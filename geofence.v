==> flow/design.v <==
module geofence ( clk,reset,X,Y,valid,is_inside);
input clk;
input reset;
input [9:0] X;
input [9:0] Y;
output valid;
output is_inside;
parameter LOAD = 2'd0;
parameter SORT = 2'd1;
parameter CHECK = 2'd2;
reg [9:0] xi [0:6];
reg [9:0] yi [0:6];
reg [1:0] cs,ns;
reg in_reg;
reg [3:0] counter; 
reg [1:0] sorting_counter;
reg [9:0] x0, x1, x2, xb;
reg [9:0] y0, y1, y2, yb;
reg signed [20:0] temp1;
reg signed [20:0] temp2;
reg signed [20:0] cross_result;
wire counter_6 = (counter == 4'd6); 
assign valid = (counter_6 && cs == CHECK) ? 1'b1 : 1'b0;
assign is_inside = in_reg & (~cross_result[20]);  
always @(posedge clk or posedge reset) begin
    if(reset) begin
        cs <= LOAD;
    end
    else begin
        cs <= ns;
    end
end
always @(*) begin
    case (cs)
        LOAD : ns = (counter_6) ? SORT : LOAD;
        SORT : ns = (sorting_counter == 2'd3) ? CHECK : SORT;
        CHECK : ns = (counter_6) ? LOAD : CHECK; 
        default: ns = LOAD;
    endcase
end
always @(posedge clk) begin
    if (!reset) begin
        case (cs)
            LOAD : begin
                xi[counter] <= X;
                yi[counter] <= Y;
            end
            SORT : begin
                if (cross_result[20]) begin
                    xi[counter] <= xi[counter + 4'd1];
                    xi[counter + 4'd1] <= xi[counter];
                    yi[counter] <= yi[counter + 4'd1];
                    yi[counter + 4'd1] <= yi[counter];
                end
            end
        endcase
    end
end
always @(posedge clk or posedge reset) begin
    if (reset) begin
        in_reg <= 1'b1;
    end
    else if (cs == CHECK) begin
        in_reg <= (cross_result[20]) ? 1'b0 : in_reg;
    end
    else begin
        in_reg <= 1'b1;
    end
end
always @(posedge clk or posedge reset) begin
    if (reset) begin
        counter <= 4'd0;
        sorting_counter <= 2'd0;
    end
    else begin
        case (cs)
            LOAD : counter <= (counter_6) ? 4'd2 : counter + 4'd1;
            SORT : begin 
                case (sorting_counter)  
                    2'd0 : begin 
                        counter <= (counter == 4'd5) ? 4'd2 : counter + 4'd1;
                        sorting_counter <= (counter == 4'd5) ? 2'd1 : sorting_counter;   
                    end
                    2'd1 : begin
                        counter <= (counter == 4'd4) ? 4'd2 : counter + 4'd1;
                        sorting_counter <= (counter == 4'd4) ? 2'd2 : sorting_counter;   
                    end
                    2'd2 : begin
                        counter <= (counter == 4'd3) ? 4'd2 : counter + 4'd1;
                        sorting_counter <= (counter == 4'd3) ? 2'd3 : sorting_counter;   
                    end
                    2'd3 : begin
                        counter <= 4'd1;
                        sorting_counter <= 2'd0;   
                    end
                endcase
            end
            CHECK : counter <= (counter_6) ? 4'd0 : counter + 4'd1;
            default : begin 
                counter <= counter;
                sorting_counter <= sorting_counter;
            end
        endcase
    end
end
always @(*) begin
    case (cs)
        SORT : begin
            x0 = xi[1];
            x1 = xi[counter]; 
            x2 = xi[counter + 4'd1];
            xb = x0;                         
            y0 = yi[1];
            y1 = yi[counter];
            y2 = yi[counter + 4'd1];
            yb = y0;
        end
        CHECK : begin
            x0 = xi[0];
            x1 = xi[counter];
            x2 = (counter_6) ? xi[1] : xi[counter + 4'd1];
            xb = x1;                         
            y0 = yi[0];
            y1 = yi[counter];
            y2 = (counter_6) ? yi[1] : yi[counter + 4'd1];
            yb = y1;
        end
        default : begin
            x0 = 10'dx;
            x1 = 10'dx;
            x2 = 10'dx;
            xb = 10'dx;
            y0 = 10'dx;
            y1 = 10'dx;
            y2 = 10'dx;
            yb = 10'dx;
        end 
    endcase
end
always @(*) begin
    temp1 = ({1'b0,x1} - {1'b0,x0}) * ({1'b0,y2} - {1'b0,yb});
    temp2 = ({1'b0,y1} - {1'b0,y0}) * ({1'b0,x2} - {1'b0,xb});
    cross_result = temp1 - temp2;
end
endmodule
---- Tool chain data of geofence ----
What the tools print for geofence, step after step.
Lines are those of the file above, counted from 1.
Cell names lack the library's common part.
The mark - stands for no value.
set-up
  design top .............................. geofence
  clock ................................... clk
  cell library ............................ sky130hd
  corner .................................. tt_025C_1v80

---- Word level ----
Yosys after proc, flatten, opt, wreduce and memory -nomap, before mapping. Memory bits, and registers merged into a memory's read port (data or address), are not among the register bits. Print and check cells are not counted.
Memory sizes are those after Yosys's memory passes, which may raise the word count (mostly to a power of two), join words into wider ones and drop unused or constant bits.
operators by class
  add/sub/neg operators ................... 6
  $mul .................................... 2
  equality and inequality tests ........... 13
  muxes and demuxes ....................... 54
  bitwise operators ....................... 4
  reductions and logical operators ........ 6
operators with widths
  kind                                          number
  multiplier 11 x 11 -> 21 bit                  2
  two-way mux 10 bit                            22
  case mux 10 bit (select 2 bit)                6
  subtractor 10 x 10 -> 11 bit                  4
  subtractor 21 bit                             1
  two-way mux 4 bit                             5
  case mux 4 bit (select 4 bit)                 1
  equality test 4 x 3 -> 1 bit with constant B  3
  case mux 4 bit (select 3 bit)                 1
  two-way mux 2 bit                             5
  two-way mux 3 bit                             3
  two-way mux 1 bit                             9
  != test 2 bit with constant B                 4
  case mux 2 bit (select 4 bit)                 1
  equality test 2 bit with constant B           3
  case mux 2 bit (select 3 bit)                 1
  equality test 2 x 1 -> 1 bit with constant B  2
  zero test 2 bit                               2
  adder 4 x 1 -> 4 bit with constant B          1
  equality test 4 x 2 -> 1 bit with constant B  1
  AND reduction 4 bit                           1
  nonzero test 3 bit                            1
  bitwise OR 1 bit                              2
  OR reduction 2 bit                            1
  bitwise AND 1 bit                             1
  logical AND 1 bit                             1
  inverter 1 bit                                1
storage and ports
  register bits after elaboration ......... 9
  bits in writable memories ............... 160
  memories ................................ 2
  input bits .............................. 22
  output and inout port bits .............. 2
  cells after elaboration ................. 91
memory list
  name  depth  bits a word  RTL line  text
  xi    8      10           11        reg [9:0] xi [0:6];
  yi    8      10           12        reg [9:0] yi [0:6];

---- Longest topological paths ----
Depth = most cells in a row (Yosys ltp): at word level without a register or memory, in the mapped netlist without a sequential cell, where the memories' decode and read muxes count.
depth
  depth after elaboration ................. 10
  ABC_AREA ................................ 1
  gate-level depth with buffers ........... 59
  mapped depth without buffers ............ 55

---- Synthesis result ----
The flow's flattened synthesis, as Yosys stat reports it; memories are mapped. The netlist is that of the ABC_AREA named above (0 if unset); the other value can give another one.
synthesis totals
  standard cells after synthesis .......... 2,716
  chip area (Yosys) ....................... 21,873.5 µm²
  sequential part of the area ............. 5,108.6 µm²
  mapped flip-flops ....................... 172
  buffers ................................. 81
cells by type
  cell type  number  total area (µm²)
  fa_1       257     5.14E+03
  edfxtp_1   160     4.8E+03
  nand2_1    714     2,680.07
  inv_1      546     2.05E+03
  ha_1       119     1.49E+03
  nand3_1    199     995.955
  nor2_1     194     728.198
  a221oi_1   51      446.678
  nand3_4    24      420.403
  a21oi_1    71      355.341
  o21ai_0    63      315.302
  o22ai_1    41      256.496
  dfrtp_1    9       225.216
  xnor2_1    19      166.41
  buf_2      28      140.134
  xor2_1     16      140.134
  nand4_1    20      125.12
  a22oi_1    15      112.608
Not listed: further types 33, cells in them 170.

---- Timing after synthesis ----
Path of least setup slack by OpenSTA after synthesis, without wires, with an ideal clock, recovery checks aside; 20% of the period is set as input and as output delay. Where synthesis merged equal registers, the netlist keeps one of their names.
timing path post-synthesis
  path kind ............................... register to output
  start point ............................. register counter[0]
  end point ............................... output is_inside
  period .................................. 15,800 ps
  output delay ............................ 3,160 ps
  launch time at the first pin ............ 0 ps
  arrival ................................. 9,154 ps
  required time ........................... 12,640 ps
  path slack .............................. 3,486 ps
  delay of the path ....................... 9,154 ps
  stages on the path ...................... 43
  path buffers ............................ 4
  synthesis period reached ................ 12,314 ps
"delay of the path" = arrival - input delay + setup time.
A path that ends at an output port has no setup time.
"stages on the path" counts driving pins, that of a launching flip-flop among them; a cell with two outputs on the path counts twice.
"synthesis period reached" is the clock period less the worst setup slack; recovery checks do not enter. This is arithmetic on one report: input and output delays are still those of the set period (20% each).
Between the ends stands the longest chain of elaborated cells between them, by number of cells; it is not shown to be the way that was timed. Of several equally long chains one is given.
Each line given opens the expression or statement behind the cell; cells for indexed reads and writes are added by Yosys, which also makes memories of some case tables.
The chain passes a memory read, where the word-level depth is cut; so it can be longer than that depth.
At most two assigning lines are given for a register; there are more.
between the ends, post-synthesis
  cells stage by stage .................... dfrtp_1 buf_4 inv_2 ha_1 inv_1 nor3_1 clkbuf_1 a21oi_1 o2111ai_1 o21ai_0 ha_1 fa_1 xnor2_1 inv_1 nor2_1 fa_1 fa_1 inv_1 [7 not listed] inv_1 ha_1 nand2_1 inv_1 nand3_1 nor3_1 nand3_1 nor2_1 nor2_1 inv_1 nand2_1 nand2_1 inv_1 nand3_2 nand2_2 buf_12 buf_12 nor2_1
  cells in the longest elaborated chain ... 9
  elaborated cells between the ends (all ways) .. 21
  classes of those cells .................. add/sub: 6; mul: 2; eq/ne: 1; mux: 8; logic: 2; memory: 2
RTL lines, path post-synthesis
  what                            RTL line  text
  from (decl)                     15        reg [3:0] counter;
  from (assign)                   77        LOAD : counter <= (counter_6) ? 4'd2 : counter + 4'd1;
  from (assign)                   81        counter <= (counter == 4'd5) ? 4'd2 : counter + 4'd1;
  adder 4 x 1 -> 4 bit            125       y2 = (counter_6) ? yi[1] : yi[counter + 4'd1];
  memory (8 x 10 bit)             12        reg [9:0] yi [0:6];
  two-way mux 10 bit              125
  case mux 10 bit (select 2 bit)  107       case (cs)
  subtractor 10 x 10 -> 11 bit    141       temp1 = ({1'b0,x1} - {1'b0,x0}) * ({1'b0,y2} - {1'b0,yb});
  multiplier 11 x 11 -> 21 bit    141
  subtractor 21 bit               143       cross_result = temp1 - temp2;
  inverter 1 bit                  24        assign is_inside = in_reg & (~cross_result[20]);
  bitwise AND 1 bit               24
  to (decl)                       7         output is_inside;

---- Worst path after layout ----
Path of least setup slack in the final report of run 1 (OpenROAD, finished layout, wires in). Where an end is a register, its clock arrival counts in the times.
The path's times are printed in steps of 10 ps; the period is the one set.
timing path after layout
  path kind ............................... register to output
  start point ............................. register counter[2]
  end point ............................... output is_inside
  period .................................. 14,700 ps
  output delay ............................ 2,940 ps
  launch time at the first pin ............ 500 ps
  arrival ................................. 11,160 ps
  required time ........................... 11,760 ps
  path slack .............................. 600 ps
  stages on the path ...................... 43
  path buffers ............................ 2
Between the ends stands the longest chain of elaborated cells between them, by number of cells; it is not shown to be the way that was timed. Of several equally long chains one is given.
The chain passes a memory read, where the word-level depth is cut; so it can be longer than that depth.
At most two assigning lines are given for a register; there are more.
between the ends, after layout
  cells stage by stage .................... dfrtp_1 inv_1 nor3_1 inv_1 o22ai_1 a221oi_1 o2111ai_2 a21oi_1 inv_1 fa_1 nor2_1 nor2_1 xnor2_1 buf_4 inv_1 nor2_1 fa_1 inv_1 [7 not listed] fa_1 inv_1 ha_1 nand2_1 inv_1 nand3_1 nor3_1 nand3_1 nor2_1 nor2_1 inv_1 nand2_1 nand2_1 inv_1 nand3_2 nand2_2 nor2_1 clkdlybuf4s50_1
  cells in the longest elaborated chain ... 9
  elaborated cells between the ends (all ways) .. 21
  classes of those cells .................. add/sub: 6; mul: 2; eq/ne: 1; mux: 8; logic: 2; memory: 2
RTL lines, path after layout
  what                            RTL line  text
  from (decl)                     15        reg [3:0] counter;
  from (assign)                   77        LOAD : counter <= (counter_6) ? 4'd2 : counter + 4'd1;
  from (assign)                   81        counter <= (counter == 4'd5) ? 4'd2 : counter + 4'd1;
  adder 4 x 1 -> 4 bit            125       y2 = (counter_6) ? yi[1] : yi[counter + 4'd1];
  memory (8 x 10 bit)             12        reg [9:0] yi [0:6];
  two-way mux 10 bit              125
  case mux 10 bit (select 2 bit)  107       case (cs)
  subtractor 10 x 10 -> 11 bit    141       temp1 = ({1'b0,x1} - {1'b0,x0}) * ({1'b0,y2} - {1'b0,yb});
  multiplier 11 x 11 -> 21 bit    141
  subtractor 21 bit               143       cross_result = temp1 - temp2;
  inverter 1 bit                  24        assign is_inside = in_reg & (~cross_result[20]);
  bitwise AND 1 bit               24
  to (decl)                       7         output is_inside;

==> runs of geofence <==
Module geofence, platform sky130hd: 2 stored runs of the flow (Yosys, OpenROAD) with differing settings, in no particular order. Input and output delays are each 20% of the period that was set; the output load is 0.01 pF.
"clock period achieved": clock period set for the run, less the worst setup slack. It is reckoned from that one timing run; input and output delays stay at 20% of the period that was set.
By "power consumption" is meant OpenSTA's value without simulated activity: inputs other than the clock are taken to toggle once in ten clock periods, and the tool carries that through the logic.

---- run 1 ----
settings
  period_ns = 14.7
  CORE_UTILIZATION = 38
  PLACE_DENSITY_LB_ADDON = 0.12
  CORE_ASPECT_RATIO = 1.99
  ABC_AREA = 1
  GPL_ROUTABILITY_DRIVEN = 0
  CTS_CLUSTER_SIZE = 51
  CTS_CLUSTER_DIAMETER = 216
  SLEW_MARGIN = 15
  CAP_MARGIN = 20
  CORE_MARGIN = 2
results
  full die area ........................... 59,612.0 µm²
  setup slack of the worst path ........... 597 ps
  final design utilization ................ 0.417
  clock period achieved ................... 14,103 ps
  power consumption ....................... 1,104 uW
  post-synthesis cell area ................ 21,873.5 µm²
  sum of negative setup slack ............. 0 ps

---- run 2 ----
settings
  period_ns = 18.8
  CORE_UTILIZATION = 65
  SETUP_SLACK_MARGIN = 1.85
  CORE_ASPECT_RATIO = 0.53
  CORE_MARGIN = 6
  CELL_PAD_IN_SITES_GLOBAL_PLACEMENT = 0
  TNS_END_PERCENT = 100
  ABC_AREA = 1
  GPL_TIMING_DRIVEN = 0
  CTS_CLUSTER_SIZE = 13
  CTS_CLUSTER_DIAMETER = 247
  MIN_ROUTING_LAYER = met2
  CAP_MARGIN = 20
  SLEW_MARGIN = 20
results
  no final report: routing broke off with GRT-0116
